==> flow/design.v <==
module syncRAM(dataIn, dataOut, Addr, CS, WE, RD, clk);
	parameter ADR = 8;
	parameter DAT = 8;
	parameter DPTH = 8;
	input logic [DAT-1:0] dataIn;
	output reg [DAT-1:0] dataOut;
	input logic [ADR-1:0] Addr;
	input logic CS, WE, RD, clk;
	reg [DAT-1:0] SRAM [DPTH-1:0];
	always @(posedge clk) begin
		if(CS == 1'b1) begin
			if(WE == 1'b1 && RD == 1'b0)
				SRAM[Addr] = dataIn;
			else if (RD == 1'b1 && WE == 1'b0)
				dataOut = SRAM [Addr];
		end
	end
endmodule			
From RTL to reports: syncRAM
What the tools print for syncRAM, step after step. Lines are those of the file above, counted from 1. The mark - stands for no value.

Top: syncRAM. Clock: clk. Cell library: sky130hd. Corner: tt_025C_1v80.

After elaboration
Counts by Yosys on the flattened word-level netlist (proc, flatten, opt, wreduce). Print and check cells are left out. Cells with the same type and inputs are merged into one.

For register bits the number is 72. For input port bits the number is 20. Under output and inout bits stands 8. Under elaborated cells stands 56.

The figure for equality and inequality tests is 7. The figure for muxes and demuxes is 9. Under bitwise logic cells stands 11. For reductions and logical operators the number is 20.

Operator list (number): case mux 8 bit (select 8 bit) (1); 2-to-1 mux 8 bit (8); OR reduction 7 bit (8); AND reduction 3 bit (9); == test 3 bit (second input constant) (4); NOT 1 bit (11); == test 3 x 2 -> 1 bit (second input constant) (2); == test 3 x 1 -> 1 bit (second input constant) (1); zero test 3 bit (1); logical AND 1 bit (2).

Logic depth
Longest topological path by Yosys (ltp), each cell counted once; first at word level (registers and memories cut), then after technology mapping (sequential cells cut; the memories' decode and read muxes count).

The entry for depth after elaboration reads 4. The entry for ABC_AREA reads 0. Under depth in mapped cells stands 6. The entry for mapped depth without buffers reads 4.

Netlist
Source: synth_stat.txt of the flow (Yosys; design flattened, memories mapped). It holds for the ABC_AREA given above (unset counts as 0); a run with the other value may have another netlist.

Cell types: sky130_fd_sc_hd__edfxtp_1 (number 72, area in all 2.16E+03 sq um); sky130_fd_sc_hd__mux2i_1 (number 21, area in all 210.202 sq um); sky130_fd_sc_hd__nor2_1 (number 17, area in all 63.811 sq um); sky130_fd_sc_hd__o22a_1 (number 6, area in all 52.55 sq um); sky130_fd_sc_hd__a211oi_1 (number 6, area in all 45.043 sq um); sky130_fd_sc_hd__o22ai_1 (number 6, area in all 37.536 sq um); sky130_fd_sc_hd__buf_6 (number 3, area in all 33.782 sq um); sky130_fd_sc_hd__buf_4 (number 3, area in all 22.522 sq um); sky130_fd_sc_hd__nand2b_1 (number 3, area in all 18.768 sq um); sky130_fd_sc_hd__a21oi_1 (number 3, area in all 15.014 sq um); sky130_fd_sc_hd__buf_8 (number 1, area in all 15.014 sq um); sky130_fd_sc_hd__nand2_1 (number 4, area in all 15.014 sq um); sky130_fd_sc_hd__a211oi_2 (number 1, area in all 12.512 sq um); sky130_fd_sc_hd__nor2b_1 (number 2, area in all 12.512 sq um); sky130_fd_sc_hd__or3_4 (number 1, area in all 11.261 sq um); sky130_fd_sc_hd__nor3_1 (number 2, area in all 10.01 sq um); sky130_fd_sc_hd__o2bb2a_1 (number 1, area in all 10.01 sq um); sky130_fd_sc_hd__and3b_1 (number 1, area in all 8.758 sq um).

Not listed: further types 10, cells in them 11.

The figure for mapped cells is 164. For chip area (Yosys) the number is 2822.7 sq um. The figure for area of sequential cells is 2162.1 sq um. Under flip-flop cells stands 72. The figure for buffers is 10.

Path before layout
OpenSTA on the mapped netlist: ideal clock, no wires. The path of least setup slack (recovery checks aside). Input and output delay are each 20% of the period. Register names are those of the netlist, which keeps one name where synthesis merged equal registers.

Path type: input port to flip-flop. Start point: input port Addr[2]. End point: register SRAM[4][0]. Clock period: 1.93 ns. Under external input delay stands 0.386 ns. Setup time: 0.383 ns. The figure for launch time at the first pin is 0.386 ns. Data arrival time: 1.416 ns. Under data required time stands 1.547 ns. The figure for setup slack is 0.131 ns. The figure for delay of the path is 1.413 ns. For stages the number is 4. Buffers on the path: 2. Under synthesis period reached stands 1.799 ns.

"delay of the path" = arrival - input delay + setup time. "stages" counts driving pins, that of a launching flip-flop among them; a cell with two outputs on the path counts twice. "synthesis period reached" = period - worst setup slack (recovery checks aside). The figure is calculated, with input and output delays left at 20% of the set period. Between the ends stands the longest chain of elaborated cells between them, by number of cells; it is not shown to be the way that was timed. Of several equally long chains one is given. A line is the first line of the expression or statement that the cell stems from. Yosys adds cells for indexed reads and writes and turns some case tables into memories. The path ends at the enable pin of a flip-flop; only ways to that pin are counted.

Cell sequence: sky130_fd_sc_hd__buf_6 > sky130_fd_sc_hd__buf_4 > sky130_fd_sc_hd__nand4b_1 > sky130_fd_sc_hd__nor3_1. The entry for cells in the longest elaborated chain reads 4. Elaborated cells between the ends (all ways): 10. Classes of those cells: eq/ne (6); logic (1); reduce/logical (3).

Ends and longest elaborated chain, after synthesis: from (decl) (line 7) `input logic [ADR-1:0] Addr;`; == test 3 bit (line 13) `SRAM[Addr] = dataIn;`; OR reduction 7 bit; NOT 1 bit; AND reduction 3 bit; to (assign) (line 13); to (decl) (line 9) `reg [DAT-1:0] SRAM [DPTH-1:0];`.

Path in the finished layout
Path of least setup slack in the final report of flow run 1 (OpenROAD, finished layout, wires in). Where an end is a register, its clock arrival counts in the times.

Path type: input port to flip-flop. Start point: input port Addr[2]. End point: register SRAM[4][2]. Clock period: 1.97 ns. Under external input delay stands 0.39 ns. Setup time: 0.28 ns. The figure for launch time at the first pin is 0.39 ns. Data arrival time: 1.84 ns. Under data required time stands 2.01 ns. The figure for setup slack is 0.17 ns. For stages the number is 5. Buffers on the path: 3.

Between the ends stands the longest chain of elaborated cells between them, by number of cells; it is not shown to be the way that was timed. Of several equally long chains one is given. The path ends at the enable pin of a flip-flop; only ways to that pin are counted.

Cell sequence: sky130_fd_sc_hd__clkdlybuf4s50_1 > sky130_fd_sc_hd__buf_4 > sky130_fd_sc_hd__nand4b_1 > sky130_fd_sc_hd__nor3_1 > sky130_fd_sc_hd__buf_4. The entry for cells in the longest elaborated chain reads 4. Elaborated cells between the ends (all ways): 10. Classes of those cells: eq/ne (6); logic (1); reduce/logical (3).

Ends and longest elaborated chain, post-layout: from (decl) (line 7) `input logic [ADR-1:0] Addr;`; == test 3 bit (line 13) `SRAM[Addr] = dataIn;`; OR reduction 7 bit; NOT 1 bit; AND reduction 3 bit; to (assign) (line 13); to (decl) (line 9) `reg [DAT-1:0] SRAM [DPTH-1:0];`.

Add stored flow runs of syncRAM

syncRAM through Yosys and OpenROAD on sky130hd: 2 stored runs, unordered, with their settings and measured results. The constraints put input and output delay at 20% of the set period each and load the outputs with 0.01 pF. "period achieved" = clock period - worst setup slack. The figure is calculated, with input and output delays left at 20% of the set period. "critical path time": the worst setup path's part of the clock period (all of it between registers, 20% less for each end at a port) less its slack. A launch clock that arrives late makes it longer, a capture clock that arrives late makes it shorter. "total power after layout" is the tool's figure for a default switching activity; nothing was simulated.

Flow run 1 has these settings: period_ns 1.97; CAP_MARGIN 20; CORE_MARGIN 2; CORE_UTILIZATION 40; SLEW_MARGIN 20. The measured post-layout utilization is 52.9 %. The standard-cell area of the final layout comes to 3597.2 sq um. The measured critical path time is 1.41 ns. Worst path kind: input port to flip-flop. The summed negative setup slack is 0.000 ns. For the setup slack of the critical path the run shows 0.170 ns. The period achieved is 1.800 ns. The final worst hold slack reads 0.568 ns. The total die area stands at 7744.9 sq um. The measured chip area in the Yosys report is 2822.7 sq um. The total power after layout reads 3.263 mW.

Flow run 2 has these settings: period_ns 1.71; CORE_UTILIZATION 70; SETUP_SLACK_MARGIN 0.24; PLACE_DENSITY_LB_ADDON 0.23; CORE_ASPECT_RATIO 0.5; CELL_PAD_IN_SITES_GLOBAL_PLACEMENT 3; CELL_PAD_IN_SITES_DETAIL_PLACEMENT 0; GPL_ROUTABILITY_DRIVEN 0; CAP_MARGIN 15; MIN_ROUTING_LAYER met1; MAX_ROUTING_LAYER met5; CORE_MARGIN 2; SLEW_MARGIN 20. Outcome: unfinished; error FLW-0024 in placement.
